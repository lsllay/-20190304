==> flow/design.v <==
`timescale 1ns / 1ps
module Divider_Time(
        input clk,
        input reset,
        output reg clk_out_m,
        output reg clk_out_s,
        output reg clk_out_beep,
        output reg clk_display
   );
    reg [24:0] counter0; 
    reg [25:0] counter1; 
    reg [26:0] counter2; 
    reg [13:0] counter3; 
    initial counter0 = 0;
    initial counter1 = 0;
    initial counter2 = 0;
    initial counter3 = 0;
    always@(posedge clk)
    begin
        if(reset == 0 || counter0 == 25000000/2) counter0 <= 0;   
        else counter0 <= counter0 + 1;
    end
    always@(posedge clk)
    begin 
        if(reset == 0) clk_out_beep <= 0;
        else if(counter0 == 25000000/2) clk_out_beep <= ~clk_out_beep; 
        else clk_out_beep <= clk_out_beep;
    end
    always@(posedge clk)
    begin  
        if( reset == 0 || counter1 == 50000000/2)  counter1 <= 0; 
        else counter1 <= counter1 + 1;
    end
    always@(posedge clk)
    begin 
        if(reset == 0) clk_out_s <= 0;
        else if(counter1 == 50000000/2) clk_out_s <= ~clk_out_s; 
        else clk_out_s <= clk_out_s;
    end
    always@(posedge clk )
    begin
        if( reset == 0 || counter2 == 100000000/2) counter2 <= 0; 
        else counter2 <= counter2 + 1;
    end
    always@(posedge clk)
    begin 
        if(reset == 0) clk_out_m <= 0;
        else if(counter2 ==100000000/2) clk_out_m <= ~clk_out_m; 
        else clk_out_m <= clk_out_m;
    end
    always@(posedge clk )
    begin
        if( reset == 0 || counter3 == 1<<12) counter3 <= 0; 
        else counter3 <= counter2 + 1;
    end
    always@(posedge clk)
    begin 
        if(reset == 0) clk_display <= 0;
        else if(counter3== 1<<12) clk_display <= ~clk_display; 
        else clk_display <= clk_display;
    end
    endmodule
From RTL to reports: Divider_Time
What the tools print for Divider_Time, step after step.
Line numbers count from 1 in the design file above.
Operators: Yosys type, input widths -> output width; for muxes data width and select width s.
Cell names lack the library's common part.
The mark n/a stands for no value.

design
  top = Divider_Time
  clock port = clk
  cell library = sky130hd
  library corner = tt_025C_1v80

Word-level counts
Yosys after proc, flatten, opt, wreduce and memory -nomap, before mapping. Enables and synchronous resets that opt folds into registers are not counted as muxes. Memory bits, and registers merged into a memory's read port (data or address), are not among the register bits. Print and check cells are not counted. Equal cells are merged and count once.

cells by class
  add/subtract/negate cells = 3
  multiply operators = 0
  div/mod/pow operators = 0
  $lt $le $gt $ge = 0
  equal/unequal tests = 4
  shifts and indexed selects = 0
  muxes and demuxes = 0
  bitwise gates (word level) = 5
  reductions and logical operators = 4

operator list
  cell                   count
  $add 27x1->27 const B  1
  $eq 27x26->1 const B   1
  $add 26x1->26 const B  1
  $eq 26x25->1 const B   1
  $add 25x1->25 const B  1
  $eq 25x24->1 const B   1
  $eq 14x13->1 const B   1
  $not 1->1              5
  $logic_or 1x1->1       4

word-level totals
  flip-flop bits (word level) = 96
  bits in latches = 0
  bits in writable memories = 0
  bits in read-only memories = 0
  clocked read ports x word width = 0
  memories kept = 0
  output and inout port bits = 4
  cells after elaboration = 24

Longest topological paths
Yosys ltp: most cells in a row. Word level: on the elaborated netlist, between registers, memories and ports. Mapped: between sequential cells and ports; inverters and the memories' decode and read muxes count.

depth
  word-level depth = 2
  ABC_AREA = 0
  gate-level depth with buffers = 7
  depth with buffers taken out = 6

Mapped cells and area
Source: synth_stat.txt of the flow (Yosys; design flattened, memories mapped). It holds for the ABC_AREA given above (unset counts as 0); a run with the other value may have another netlist.
The area totals of this step are shown rounded.

cell types
  cell      count  area in all (um^2)
  dfxtp_1   96     1.92E+03
  nor2_1    67     251.491
  xnor2_1   27     236.477
  a21oi_1   37     185.178
  nand4_1   27     168.912
  or3_1     24     150.144
  or4_1     19     142.637
  xor2_1    14     122.618
  nand3_1   21     105.101
  o21ai_0   21     105.101
  o31ai_1   13     97.594
  inv_1     23     86.333
  nand2_1   23     86.333
  and4_1    9      78.826
  ha_1      6      75.072
  nor4b_1   7      61.309
  nor4_1    9      56.304
  clkbuf_1  13     48.797

Not listed: further types 14, cells in them 29.

mapped netlist
  cell count = 485
  chip area (Yosys) = 4,200 um^2
  area of sequential cells = 1,900 um^2
  flip-flops = 96
  buffers = 16

Timing after synthesis
OpenSTA on the mapped netlist: ideal clock, no wires. The path of least setup slack (recovery checks aside). Input and output delay are each 20% of the period. Register names are those of the netlist, which keeps one name where synthesis merged equal registers.

timing after synthesis
  path kind = register to register
  start point = register counter1[0]
  end point = register counter1[24]
  period = 2,810 ps
  time at the first pin = 0 ps
  data arrival time = 1,906 ps
  data required time = 2,739 ps
  slack = 833 ps
  path delay = 1,977 ps
  stages on the path = 7
  path buffers = 1
  synthesis period reached = 1,977 ps

"path delay" = arrival - input delay + setup time.
"stages on the path" counts driving pins, that of a launching flip-flop among them; a cell with two outputs on the path counts twice.
"synthesis period reached" = period - worst setup slack (recovery checks aside). The figure is calculated, with input and output delays left at 20% of the set period.
The rows between start and end are the longest chain of elaborated cells between them; the timing report does not say that the signal goes this way. Where chains are equally long, one stands for them.
Each line given opens the expression or statement behind the cell; cells for indexed reads and writes are added by Yosys, which also makes memories of some case tables.

between the ends, after synthesis
  path through = dfxtp_1 -> ha_1 -> nand3_1 -> or3_1 -> clkbuf_1 -> or4_1 -> a21oi_1
  cells in the longest elaborated chain = 2
  elaborated cells between the ends (all ways) = 3
  those cells by class = add/sub: 1; eq/ne: 1; reduce/logical: 1

ends and longest elaborated chain, after synthesis
  what                RTL line  RTL
  start: declaration  11        reg [25:0] counter1;
  start: assignment   31        if( reset == 0 || counter1 == 50000000/2)  counter1 <= 0;
  start: assignment   32        else counter1 <= counter1 + 1;
  $eq 26x25->1        31
  $logic_or 1x1->1    31
  end: assignment     31
  end: assignment     32
  end: declaration    11

Worst path after layout
From the final timing report of run 2: the path of least setup slack in the routed layout; clock arrival at registers is part of the times.
The report prints the path's times to 10 ps; the period is as set.

timing after layout
  path kind = register to register
  start point = register counter2[3]
  end point = register counter2[19]
  period = 2,150 ps
  time at the first pin = 330 ps
  data arrival time = 2,270 ps
  data required time = 2,420 ps
  slack = 160 ps
  stages on the path = 6
  path buffers = 1

The rows between start and end are the longest chain of elaborated cells between them; the timing report does not say that the signal goes this way. Where chains are equally long, one stands for them.

between the ends, after layout
  path through = dfxtp_1 -> nand3_1 -> or4_1 -> buf_4 -> or4_1 -> a21oi_1
  cells in the longest elaborated chain = 2
  elaborated cells between the ends (all ways) = 3
  those cells by class = add/sub: 1; eq/ne: 1; reduce/logical: 1

ends and longest elaborated chain, after layout
  what                RTL line  RTL
  start: declaration  12        reg [26:0] counter2;
  start: assignment   42        if( reset == 0 || counter2 == 100000000/2) counter2 <= 0;
  start: assignment   43        else counter2 <= counter2 + 1;
  $eq 27x26->1        42
  $logic_or 1x1->1    42
  end: assignment     42
  end: assignment     43
  end: declaration    12

Add stored flow runs of Divider_Time

Below are 2 stored runs of the flow (Yosys, OpenROAD; platform sky130hd) on Divider_Time, each with its settings and what was measured, unordered. Constraints: input delay and output delay 20% of the set period each, output load 0.01 pF.
By "worst setup path time" is meant the share of the clock period that the worst setup path is allowed (20% is reserved at inputs, 20% at outputs), minus its slack. Clock arrival times at its registers enter into it.
By "power" is meant OpenSTA's value without simulated activity: inputs other than the clock are taken to toggle once in ten clock periods, and the tool carries that through the logic.
"worst setup path time" is known to 10 ps.
Results are given in rounded form.

Run 1
==> flow/run.sh <==
#!/bin/bash
# the make line also repeats the synthesis and layout settings of config.mk as NAME=value (left out here)
make -C /OpenROAD-flow-scripts/flow DESIGN_CONFIG=/design/flow/config.mk WORK_HOME=/design/flow/orfs CLKGATE_MAP_FILE= finish
==> flow/config.mk <==
export PLATFORM = sky130hd
export DESIGN_NAME = Divider_Time
export DESIGN_NICKNAME = Divider_Time
export VERILOG_FILES = /design/flow/design.v
export SDC_FILE = /design/flow/constraint.sdc
export NUM_CORES = 4
export LEC_CHECK = 0
export CAP_MARGIN = 20
export CELL_PAD_IN_SITES_DETAIL_PLACEMENT = 2
export CORE_MARGIN = 10
export CORE_UTILIZATION = 54
export CTS_CLUSTER_SIZE = 11
export MAX_ROUTING_LAYER = met5
export PLACE_DENSITY_LB_ADDON = 0.03
export SETUP_SLACK_MARGIN = 0.02
export SLEW_MARGIN = 40
export TNS_END_PERCENT = 15
==> flow/constraint.sdc <==
create_clock -name core_clock -period 3.43 [get_ports {clk}]
set_input_delay 0.6860 -clock core_clock [delete_from_list [all_inputs] [get_ports {clk}]]
set_output_delay 0.6860 -clock core_clock [all_outputs]
set_load 0.01 [all_outputs]

==> results of run 1 <==
did not finish, placement stopped with DPL-0033

Run 2
==> flow/run.sh <==
#!/bin/bash
# the make line also repeats the synthesis and layout settings of config.mk as NAME=value (left out here)
make -C /OpenROAD-flow-scripts/flow DESIGN_CONFIG=/design/flow/config.mk WORK_HOME=/design/flow/orfs CLKGATE_MAP_FILE= finish
==> flow/config.mk <==
export PLATFORM = sky130hd
export DESIGN_NAME = Divider_Time
export DESIGN_NICKNAME = Divider_Time
export VERILOG_FILES = /design/flow/design.v
export SDC_FILE = /design/flow/constraint.sdc
export NUM_CORES = 4
export LEC_CHECK = 0
export ABC_AREA = 0
export CAP_MARGIN = 20
export CELL_PAD_IN_SITES_DETAIL_PLACEMENT = 0
export CORE_MARGIN = 2
export CORE_UTILIZATION = 37
export PLACE_DENSITY_LB_ADDON = 0.06
export SLEW_MARGIN = 20
==> flow/constraint.sdc <==
create_clock -name core_clock -period 2.15 [get_ports {clk}]
set_input_delay 0.4300 -clock core_clock [delete_from_list [all_inputs] [get_ports {clk}]]
set_output_delay 0.4300 -clock core_clock [all_outputs]
set_load 0.01 [all_outputs]

==> results of run 2 <==
chip area after synthesis (Yosys): 4,200 um^2
die area: 12,000 um^2
standard-cell area of the final layout: 4,900 um^2
utilization: 45%
worst setup slack after layout: 160 ps
total negative slack: 0 ps
power: 3,600 uW
worst setup path time: 1,990 ps
worst setup path kind: register to register
